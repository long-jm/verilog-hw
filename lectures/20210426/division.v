==> flow/design.v <==
module controller (
  input clk, rst_n,
  input start,
  output reg done,
  output reg clr_q,
  output reg inc_q,
  output reg clr_r,
  output reg ld_r,
  output reg dec_r,
  output reg ld_div,
  output reg ld_dsr,
  output reg ld_err,
  output reg clr_err,
  input err,
  input rltdsr
);
  parameter S0   = 3'd0;
  parameter S1   = 3'd1;
  parameter S2   = 3'd2;
  parameter S3   = 3'd3;
  parameter DONE = 3'd4;
  reg [2:0] cstate, nstate;
  always @( posedge clk )
    if( !rst_n )
      cstate <= S0;
    else
      cstate <= nstate;
  always @* begin
    done    <= 0;
    clr_q   <= 0;
    inc_q   <= 0;
    clr_r   <= 0;
    ld_r    <= 0;
    dec_r   <= 0;
    ld_div  <= 0;
    ld_dsr  <= 0;
    ld_err  <= 0;
    clr_err <= 0;
    case( cstate )
      S0 : begin
        if( start ) begin
          ld_div  <= 1;
          ld_dsr  <= 1;
          ld_err  <= 1;
          nstate  <= S1;
        end
        else begin
          ld_div  <= 0;
          ld_dsr  <= 0;
          ld_err  <= 0;
          nstate  <= S0;
        end
      end
      S1 : begin
        clr_q  <= 1;
        ld_r   <= 1;
        if( err ) begin
          clr_r  <= 1;
          nstate <= DONE;
        end
        else begin
          clr_r  <= 0;
          nstate <= S2;
        end
      end
      S2 : begin
        if( rltdsr )
          nstate <= DONE;
        else
          nstate <= S3;
      end
      S3 : begin
        if( rltdsr ) begin
          dec_r  <= 0;
          inc_q  <= 0;
          nstate <= DONE;
        end
        else begin
          dec_r  <= 1;
          inc_q  <= 1;
          nstate <= S3;
        end
      end
      DONE : begin
        done    <= 1;
        nstate  <= S0;
      end
      default : begin
        nstate <= S0;
      end
    endcase
  end
endmodule
module datapath (
  input clk, rst_n,
  input [31:0] div, dsr,
  output reg [31:0] q, r,
  output reg err,
  input clr_q,
  input inc_q,
  input clr_r,
  input ld_r,
  input dec_r,
  input ld_div,
  input ld_dsr,
  input ld_err,
  input clr_err,
  output rltdsr
);
  reg [31:0] div_reg, dsr_reg;
  wire dsr_zero;
  always @( posedge clk )
    if( !rst_n )
      q <= 32'd0;
    else
      if( clr_q )
        q <= 32'd0;
      else
        if( inc_q )
          q <= q + 32'd1;
        else
          q <= q;
  always @( posedge clk )
    if( !rst_n )
      r <= 32'd0;
    else
      if( clr_r )
        r <= 32'd0;
      else
        if( ld_r )
          r <= div_reg;
        else
          if( dec_r )
            r <= r - dsr_reg;
          else
            r <= r;
  assign rltdsr = ( r < dsr_reg );
  always @( posedge clk )
    if( !rst_n )
      div_reg <= 32'd0;
    else
      if( ld_div )
        div_reg <= div;
      else
        div_reg <= div_reg;
  always @( posedge clk )
    if( !rst_n )
      dsr_reg <= 32'd0;
    else
      if( ld_dsr )
        dsr_reg <= dsr;
      else
        dsr_reg <= dsr_reg;
  always @( posedge clk )
    if( !rst_n )
      err <= 0;
    else
      if( clr_err )
        err <= 0;
      else
        if( ld_err )
          err <= dsr_zero;
        else
          err <= err;
  assign dsr_zero = ( dsr == 32'd0 );
endmodule
module divider (
  input clk, rst_n,
  input start,
  input [31:0] div, dsr,
  output [31:0] q, r,
  output err,
  output done
);
  wire clr_q, inc_q;
  wire clr_r, ld_r, dec_r;
  wire ld_div, ld_dsr;
  wire ld_err, clr_err;
  wire rltdsr;
  datapath dp (
    clk, rst_n,
    div, dsr,
    q, r,
    err,
    clr_q,
    inc_q,
    clr_r,
    ld_r,
    dec_r,
    ld_div,
    ld_dsr,
    ld_err,
    clr_err,
    rltdsr
  );
  controller ct (
    clk, rst_n,
    start,
    done,
    clr_q,
    inc_q,
    clr_r,
    ld_r,
    dec_r,
    ld_div,
    ld_dsr,
    ld_err,
    clr_err,
    err,
    rltdsr
  );
endmodule
==> Tool chain data of divider <==
Tool output for the design above, in the order of the flow.
Lines are those of the file above, counted from 1.
Operators: Yosys type, input widths -> output width; for muxes data width and select width s.
Library cell names are shortened.
{ "setup": {"top_module": "divider", "clock": "clk", "lib": "sky130hd", "pvt_corner": "tt_025C_1v80"} }

==> Word-level counts <==
Source: Yosys, flattened and elaborated, memories not mapped. Widths are those after wreduce. Registers that Yosys merges into a memory's read port (data or address) are not register bits. Print and check cells do not count.
{ "bits": {"reg_bits": 132, "input_bits": 67, "rom_bits": 0, "clocked_rd_ports_x_width": 0, "ram_bits": 0, "n_memories": 0, "elab_cells": 34, "latch_bits": 0} }
{ "op_classes": {"muxes": 14, "reduce_logical": 6, "n_div": 0, "n_eq": 4, "n_mul": 0, "shift": 0, "n_addsub": 2, "n_logic": 1, "compare": 1} }
{ "op_table": {"columns": ["operator", "count"], "rows": [
  ["$mux 32", 2],
  ["$add 32x1->32 const B", 1],
  ["$sub 32x32->32", 1],
  ["$lt 32x32->1", 1],
  ["$logic_not 32->1", 1],
  ["$pmux 3 s3", 1],
  ["$mux 1", 9],
  ["$reduce_or 2->1", 3],
  ["$eq 3x2->1 const B", 2],
  ["$mux 3", 2],
  ["$eq 3x1->1 const B", 1],
  ["$eq 3x3->1 const B", 1],
  ["$logic_not 3->1", 1],
  ["$reduce_bool 2->1", 1],
  ["$not 1->1", 1]
]} }

==> Longest topological paths <==
Longest topological path by Yosys (ltp), each cell counted once; first at word level (registers and memories cut), then after technology mapping (sequential cells cut; the memories' decode and read muxes count).
{ "logic_depth": {"word_depth": 5, "ABC_AREA": 1, "ltp_mapped": 19, "depth_no_buf": 18} }

==> Netlist <==
Source: synth_stat.txt of the flow (Yosys; design flattened, memories mapped). It holds for the ABC_AREA given above (unset counts as 0); a run with the other value may have another netlist.
The area totals of this step are shown rounded.
{ "by_type": {"columns": ["cell", "count", "type_area_um2"], "rows": [
  ["dfxtp_1", 134, 2.68E+03],
  ["nand2_1", 432, 1.62E+03],
  ["inv_1", 201, 754.474],
  ["nor2_1", 143, 536.765],
  ["a21oi_1", 102, 510.49],
  ["nand3_1", 86, 430.413],
  ["ha_1", 33, 412.896],
  ["o21ai_0", 78, 390.374],
  ["nand4_1", 21, 131.376],
  ["clkbuf_1", 31, 116.362],
  ["xnor2_1", 13, 113.859],
  ["xor2_1", 13, 113.859],
  ["nor3_1", 17, 85.082],
  ["nand3b_1", 9, 67.565],
  ["nand2_2", 9, 56.304],
  ["nor4_1", 8, 50.048],
  ["buf_6", 4, 45.043],
  ["or2_2", 4, 25.024]
]} }
Not listed: further types 22, cells in them 36.
{ "synth_totals": {"n_buf": 46, "sequential_area_um2": 2700, "stdcells": 1374, "yosys_area_um2": 8400, "flip_flops": 134} }

==> Path before layout <==
OpenSTA on the mapped netlist: ideal clock, no wires. The path of least setup slack (recovery checks aside). Input and output delay are each 20% of the period. Register names are those of the netlist, which keeps one name where synthesis merged equal registers.
{ "synth_path": {"path_kind": "flip-flop to flip-flop", "start": "reg dp.r[0]", "end": "reg dp.q[21]", "path_stages": 19, "tclk_ps": 3100, "t_first_pin_ps": 0, "slack_ps": 939, "delay_ps": 2161, "t_arrival_ps": 2029, "path_buffers": 2, "setup_time_ps": 132, "synth_period_reached_ps": 2161} }
"delay_ps" is the arrival time less input delay plus setup time.
"path_stages": output pins that drive a net of the path, with the launching flip-flop's if there is one; two outputs of one cell count as two.
"synth_period_reached_ps" is the clock period less the worst setup slack; recovery checks do not enter. This is arithmetic on one report: input and output delays are still those of the set period (20% each).
Between the ends stands the longest chain of elaborated cells between them, by number of cells; it is not shown to be the way that was timed. Of several equally long chains one is given.
A line is the first line of the expression or statement that the cell stems from. Yosys adds cells for indexed reads and writes and turns some case tables into memories.
A register here has more assigning lines than the two given.
{ "synth_via": {"path_cell_list": "dfxtp_1 > inv_1 > ha_1 > inv_1 > fa_1 > nand2_1 > nand2_2 > nand3_2 > nand2_2 > nand2_2 > nand2_2 > nand2_2 > nand2_2 > nand2_4 > inv_2 > buf_6 > buf_4 > nand2_1 > a21oi_1", "elab_chain_len": 3, "cells_between": 3, "cone_lines": 3} }
{ "synth_lines": {"columns": ["item", "line_no", "source"], "rows": [
  ["start: declaration", 97, "output reg [31:0] q, r,"],
  ["start: assignment", 131, "r <= div_reg;"],
  ["start: assignment", 134, "r <= r - dsr_reg;"],
  ["$lt 32x32->1", 137, "assign rltdsr = ( r < dsr_reg );"],
  ["$mux 1", 73, "if( rltdsr ) begin"],
  ["$mux 1", 39, "case( cstate )"],
  ["end: assignment", 120, "q <= q + 32'd1;"],
  ["end: assignment", 122, "q <= q;"],
  ["end: declaration", 97, null]
]} }

==> Timing after layout <==
From the final timing report of flow run 1: the path of least setup slack in the routed layout; clock arrival at registers is part of the times.
The report prints the path's times to 10 ps; the period is as set.
{ "layout_path": {"path_kind": "flip-flop to flip-flop", "start": "reg dp.r[0]", "end": "reg dp.r[13]", "slack_ps": 670, "t_first_pin_ps": 420, "setup_time_ps": 120, "t_arrival_ps": 3470, "tclk_ps": 3840, "path_buffers": 0, "path_stages": 17} }
Between the ends stands the longest chain of elaborated cells between them, by number of cells; it is not shown to be the way that was timed. Of several equally long chains one is given.
A register here has more assigning lines than the two given.
{ "layout_via": {"path_cell_list": "dfxtp_1 > inv_1 > ha_1 > inv_1 > fa_1 > nand2_1 > nand2_2 > nand3_2 > nand2_2 > nand2_2 > nand2_2 > nand2_2 > nand2_2 > nand2_4 > nand2_1 > nand2_1 > a21oi_1", "elab_chain_len": 5, "cells_between": 7, "cone_lines": 6} }
{ "layout_lines": {"columns": ["item", "line_no", "source"], "rows": [
  ["start: declaration", 97, "output reg [31:0] q, r,"],
  ["start: assignment", 131, "r <= div_reg;"],
  ["start: assignment", 134, "r <= r - dsr_reg;"],
  ["$lt 32x32->1", 137, "assign rltdsr = ( r < dsr_reg );"],
  ["$mux 1", 73, "if( rltdsr ) begin"],
  ["$mux 1", 39, "case( cstate )"],
  ["$mux 32", 133, "if( dec_r )"],
  ["$mux 32", 130, "if( ld_r )"],
  ["end: assignment", 131, null],
  ["end: assignment", 134, null],
  ["end: declaration", 97, null]
]} }

Module divider, platform sky130hd: 2 stored runs of the flow (Yosys, OpenROAD) with differing settings, in no particular order. Input and output delays are each 20% of the period that was set; the output load is 0.01 pF.
"time on the worst setup path" means the part of the period allowed to the worst setup path (the constraints hold back 20% at inputs and 20% at outputs) less its slack; where the path has registers, the arrival times of their clocks count too.
"time on the worst setup path" is given in steps of 10 ps.
The measured numbers are rounded.

==> flow run 1: settings <==
{ "period_ns": 3.84, "CORE_UTILIZATION": 64, "PLACE_DENSITY": 0.48, "CORE_MARGIN": 6, "CELL_PAD_IN_SITES_GLOBAL_PLACEMENT": 0, "ABC_AREA": 1, "CTS_CLUSTER_SIZE": 12, "SLEW_MARGIN": 35, "CAP_MARGIN": 20 }
==> flow run 1: results <==
area of the synthesized netlist: 8400 um^2
setup slack of the worst path: 670 ps
standard-cell area after routing: 10000 um^2
die size: 16000 um^2
worst-case hold slack: 460 ps
time on the worst setup path: 3170 ps
worst setup path kind: flip-flop to flip-flop

==> flow run 2: settings <==
{ "period_ns": 5.46, "CORE_UTILIZATION": 68, "SETUP_SLACK_MARGIN": -0.26, "PLACE_DENSITY": 0.46, "HOLD_SLACK_MARGIN": 0.26, "CORE_MARGIN": 3, "CELL_PAD_IN_SITES_DETAIL_PLACEMENT": 2, "TNS_END_PERCENT": 35, "ABC_AREA": 1, "GPL_ROUTABILITY_DRIVEN": 0, "CTS_CLUSTER_DIAMETER": 195, "CAP_MARGIN": 20, "MIN_ROUTING_LAYER": "met2", "SLEW_MARGIN": 20 }
==> flow run 2: results <==
did not finish, placement stopped with a tool error
